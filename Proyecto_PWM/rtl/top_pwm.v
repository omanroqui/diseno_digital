==> flow/design.v <==
module pwm_core #(
  parameter WIDTH_PERIOD = 16,
  parameter WIDTH_DUTY   = 16
)(
  input                    clk,
  input                    reset_n,
  input  [WIDTH_PERIOD-1:0] period,
  input  [WIDTH_DUTY-1:0]   duty,
  output                   pwm_out
);
  reg [WIDTH_PERIOD-1:0] counter;
  always @(posedge clk or negedge reset_n) begin
    if (!reset_n)
      counter <= 0;
    else if (counter >= period - 1)
      counter <= 0;
    else
      counter <= counter + 1;
  end
  assign pwm_out = (counter < duty);
endmodule
module reg_if(
  clk,
  reset_n,
  addr,
  wdata,
  rdata,
  wen,
  ren,
  ctrl,
  status_in,
  status
);
  parameter ADDR_WIDTH = 8;
  parameter DATA_WIDTH = 32;
  input                     clk;
  input                     reset_n;
  input [ADDR_WIDTH-1:0]    addr;
  input [DATA_WIDTH-1:0]    wdata;
  output [DATA_WIDTH-1:0]   rdata;
  input                     wen;
  input                     ren;
  output [DATA_WIDTH-1:0]   ctrl;
  input [DATA_WIDTH-1:0]    status_in;
  output [DATA_WIDTH-1:0]   status;
  localparam [ADDR_WIDTH-1:0] ADDR_CTRL   = 8'h00;
  localparam [ADDR_WIDTH-1:0] ADDR_STATUS = 8'h04;
  reg [DATA_WIDTH-1:0] ctrl_reg;
  reg [DATA_WIDTH-1:0] status_reg;
  reg [DATA_WIDTH-1:0] read_data;
  always @(posedge clk or negedge reset_n) begin
    if (!reset_n) begin
      ctrl_reg   <= {DATA_WIDTH{1'b0}};
      status_reg <= {DATA_WIDTH{1'b0}};
    end else begin
      status_reg <= status_in;
      if (wen) begin
        case (addr)
          ADDR_CTRL: ctrl_reg <= wdata;
          default:  ;
        endcase
      end
    end
  end
  always @(*) begin
    if (ren) begin
      case (addr)
        ADDR_CTRL:   read_data = ctrl_reg;
        ADDR_STATUS: read_data = status_reg;
        default:     read_data = {DATA_WIDTH{1'b0}};
      endcase
    end else begin
      read_data = {DATA_WIDTH{1'b0}};
    end
  end
  assign ctrl   = ctrl_reg;
  assign status = status_reg;
  assign rdata  = read_data;
endmodule
module top_pwm(
  clk,
  reset_n,
  addr,
  wdata,
  rdata,
  wen,
  ren,
  pwm_out
);
  parameter ADDR_WIDTH   = 8;
  parameter DATA_WIDTH   = 32;
  parameter WIDTH_PERIOD = 16;
  parameter WIDTH_DUTY   = 16;
  input                     clk;
  input                     reset_n;
  input [ADDR_WIDTH-1:0]    addr;
  input [DATA_WIDTH-1:0]    wdata;
  output [DATA_WIDTH-1:0]   rdata;
  input                     wen;
  input                     ren;
  output                    pwm_out;
  wire [DATA_WIDTH-1:0] ctrl_reg;
  wire [DATA_WIDTH-1:0] status_in;
  wire [DATA_WIDTH-1:0] status_reg;
  wire [WIDTH_PERIOD-1:0] period0;
  wire [WIDTH_DUTY-1:0]   duty0;
  assign period0 = ctrl_reg[DATA_WIDTH-1:WIDTH_DUTY];
  assign duty0   = ctrl_reg[WIDTH_DUTY-1:0];
  wire error_flag;
  assign error_flag = (duty0 > period0);
  assign status_in  = { {DATA_WIDTH-1{1'b0}}, error_flag };
  reg_if u_reg_if (
    .clk(clk),
    .reset_n(reset_n),
    .addr(addr),
    .wdata(wdata),
    .rdata(rdata),
    .wen(wen),
    .ren(ren),
    .ctrl(ctrl_reg),
    .status_in(status_in),
    .status(status_reg)
  );
  pwm_core u_pwm_core (
    .clk(clk),
    .reset_n(reset_n),
    .period(period0),
    .duty(duty0),
    .pwm_out(pwm_out)
  );
endmodule
# From RTL to reports: top_pwm
# The steps from the RTL of top_pwm to its reports follow in flow order.
# Line numbers count from 1 in the design file above.
# Operators: Yosys type, input widths -> output width; for muxes data width and select width s.
# A cell with n/a has no value.
# inputs
design,top_pwm
clock,clk
lib,sky130hd
corner,tt_025C_1v80

# Elaborated design
# Counts by Yosys on the flattened word-level netlist (proc, flatten, opt, wreduce; memories kept). Register bits leave out memories and registers merged into their read ports (data or address); mux counts leave out enables and synchronous resets folded into registers. Print and check cells are left out. Cells with the same type and inputs are merged into one.
# bits
ramBits,0
romBits,0
out_inout_bits,33
wordCells,14
latchBits,0
clocked_rd_ports_x_width,0
regBits,49
in_bits,44
memories,0
# op_classes
n_addsub,2
n_cmp,3
n_div,0
mux,3
eq_ne,1
mul,0
n_shift,0
bitwise,0
reduce_and_logical,2
# ops
cell,count
$pmux 32 s2,1
$ge 16x32->1,1
$mux 32,1
$sub 16x1->17 const B,1
$add 16x1->16 const B,1
$gt 16x16->1,1
$lt 16x16->1,1
$mux 16,1
$eq 8x3->1 const B,1
$logic_not 8->1,1
$reduce_and 2->1,1

# Depth
# Yosys ltp: most cells in a row. Word level: on the elaborated netlist, between registers, memories and ports. Mapped: between sequential cells and ports; inverters and the memories' decode and read muxes count.
# depth
word_depth,3
ABC_AREA,0
depth_mapped,12

# Synthesis result
# Yosys stat after the flow's synthesis: flattened, memories mapped to cells. It holds for the ABC_AREA given above (unset counts as 0); a run with the other value may have another netlist.
# The area totals of this step are shown rounded.
# mapped
sequential_area_um2,1200
area_um2,3700
flip_flops,49
stdcells,361
# by_type
cell_type,count
sky130_fd_sc_hd__dfrtp_1,49
sky130_fd_sc_hd__ha_1,49
sky130_fd_sc_hd__mux2_4,30
sky130_fd_sc_hd__xnor2_1,21
sky130_fd_sc_hd__nor3_1,35
sky130_fd_sc_hd__a21oi_1,28
sky130_fd_sc_hd__inv_1,37
sky130_fd_sc_hd__a21o_1,11
sky130_fd_sc_hd__nand4_1,12
sky130_fd_sc_hd__xor2_1,7
sky130_fd_sc_hd__nand3_1,10
sky130_fd_sc_hd__buf_6,4
sky130_fd_sc_hd__nor2_1,12
sky130_fd_sc_hd__nor4_4,2
sky130_fd_sc_hd__nand2_1,8
sky130_fd_sc_hd__clkbuf_1,7
sky130_fd_sc_hd__and3_1,4
sky130_fd_sc_hd__a211oi_1,3
# Other cell types: 23; their cells: 32.
# By module: a second synthesis without flattening, with its own total; a netlist apart from the flattened one above.
# unflattened
hier_cells,434
area_unflattened_um2,4900
# Rows give one instance, submodules left out.
# modules
module,n_cells,mod_seq_area_um2,n_inst,mod_area_um2
reg_if,174,1600,1,2600
pwm_core,203,400,1,1800
top_pwm,57,0.0,1,410

# Timing after synthesis
# OpenSTA on the mapped netlist: ideal clock, no wires. The path of least setup slack (recovery checks aside). Input and output delay are each 20% of the period. Register names are those of the netlist, which keeps one name where synthesis merged equal registers.
# synth_path
path_type,in2out
from,in addr[5]
to,out rdata[22]
required_time_ps,3824
arrival_time_ps,2274
delay_ps,1318
clock_period_ps,4780
driving_pins,5
slack_ps,1550
input_delay_ps,956
period_less_setup_slack_ps,3230
# "delay_ps" = arrival - input delay + setup time.
# At an output port there is no setup time.
# "driving_pins" counts driving pins, that of a launching flip-flop among them; a cell with two outputs on the path counts twice.
# "period_less_setup_slack_ps" is the clock period less the worst setup slack; recovery checks do not enter. This is arithmetic on one report: input and output delays are still those of the set period (20% each).
# Between the ends stands the longest chain of elaborated cells between them, by number of cells; it is not shown to be the way that was timed. Of several equally long chains one is given.
# Each line given opens the expression or statement behind the cell; cells for indexed reads and writes are added by Yosys, which also makes memories of some case tables.
# synth_between
cell_sequence,sky130_fd_sc_hd__or4_4 sky130_fd_sc_hd__nor4_4 sky130_fd_sc_hd__nand2_1 sky130_fd_sc_hd__clkbuf_1 sky130_fd_sc_hd__nor3_1
elab_chain_cells,3
cone_cells,4
cone_classes,1 x eq/ne; 2 x mux; 1 x reduce/logical
# synth_lines
item,line_no,rtl
"start, declared",96,input [ADDR_WIDTH-1:0]    addr;
$eq 8x3->1,67,case (addr)
$pmux 32 s2,67,
$mux 32,66,if (ren) begin
"end, declared",98,output [DATA_WIDTH-1:0]   rdata;

# Timing after layout
# From the final timing report of job 1: the path of least setup slack in the routed layout; clock arrival at registers is part of the times.
# The report prints the path's times to 10 ps; the period is as set.
# layout_path
path_type,in2out
from,in addr[7]
to,out rdata[10]
clock_period_ps,3590
input_delay_ps,720
required_time_ps,2870
slack_ps,430
driving_pins,10
arrival_time_ps,2440
# Between the ends stands the longest chain of elaborated cells between them, by number of cells; it is not shown to be the way that was timed. Of several equally long chains one is given.
# layout_between
cell_sequence,sky130_fd_sc_hd__buf_6 sky130_fd_sc_hd__or4_4 sky130_fd_sc_hd__nor4_4 sky130_fd_sc_hd__nand2_2 sky130_fd_sc_hd__buf_6 sky130_fd_sc_hd__buf_16 sky130_fd_sc_hd__buf_12 sky130_fd_sc_hd__buf_6 sky130_fd_sc_hd__nor3_4 sky130_fd_sc_hd__buf_2
elab_chain_cells,3
cone_cells,4
cone_classes,1 x eq/ne; 2 x mux; 1 x reduce/logical
# layout_lines
item,line_no,rtl
"start, declared",96,input [ADDR_WIDTH-1:0]    addr;
$eq 8x3->1,67,case (addr)
$pmux 32 s2,67,
$mux 32,66,if (ren) begin
"end, declared",98,output [DATA_WIDTH-1:0]   rdata;

# Record of 2 stored runs of the RTL-to-layout flow on top_pwm, platform sky130hd. The runs are unordered. Constraints: input delay and output delay 20% of the set period each, output load 0.01 pF.
# "period_less_ws_ps" means the clock period less the worst setup slack. The figure is calculated, with input and output delays left at 20% of the set period.
# "worstPathTime_ps" is the time allowed to the run's worst setup path (the clock period less input and output delay, where it has them) less its slack. Clock arrival times count: a late capture clock shortens it, a late launch clock lengthens it.
# "power.total_mw" is the tool's figure for a default switching activity; nothing was simulated.
# "worstPathTime_ps" is given in steps of 10 ps.
# Results are given in rounded form.
# A setting shown as . is not set for that run.
# Among the results, . means that no value is shown for the run.
stored run,period_ns,CORE_UTILIZATION,SETUP_SLACK_MARGIN,PLACE_DENSITY,CORE_MARGIN,CELL_PAD_IN_SITES_DETAIL_PLACEMENT,GPL_TIMING_DRIVEN,CTS_CLUSTER_DIAMETER,SLEW_MARGIN,CAP_MARGIN,CELL_PAD_IN_SITES_GLOBAL_PLACEMENT,TNS_END_PERCENT,GPL_ROUTABILITY_DRIVEN,final_die_area_um2,power.total_mw,worstPathTime_ps,worst_setup_path_type,ys_area_um2,final_stdcell_area_um2,setup_worst_slack_ps,period_less_ws_ps,final_util_frac,timing.setup.tns_ps
job 1,3.59,54,0.51,0.37,4,0,1,344,5,20,.,.,.,8200,1.4,1720,in2out,3700,5000,430,3156,0.77,0
job 2,4.47,64,.,.,2,.,.,115,20,20,2,25,0,.,.,.,.,.,.,.,.,.,.
# Job 2: no final report: placement broke off with GPL-0301
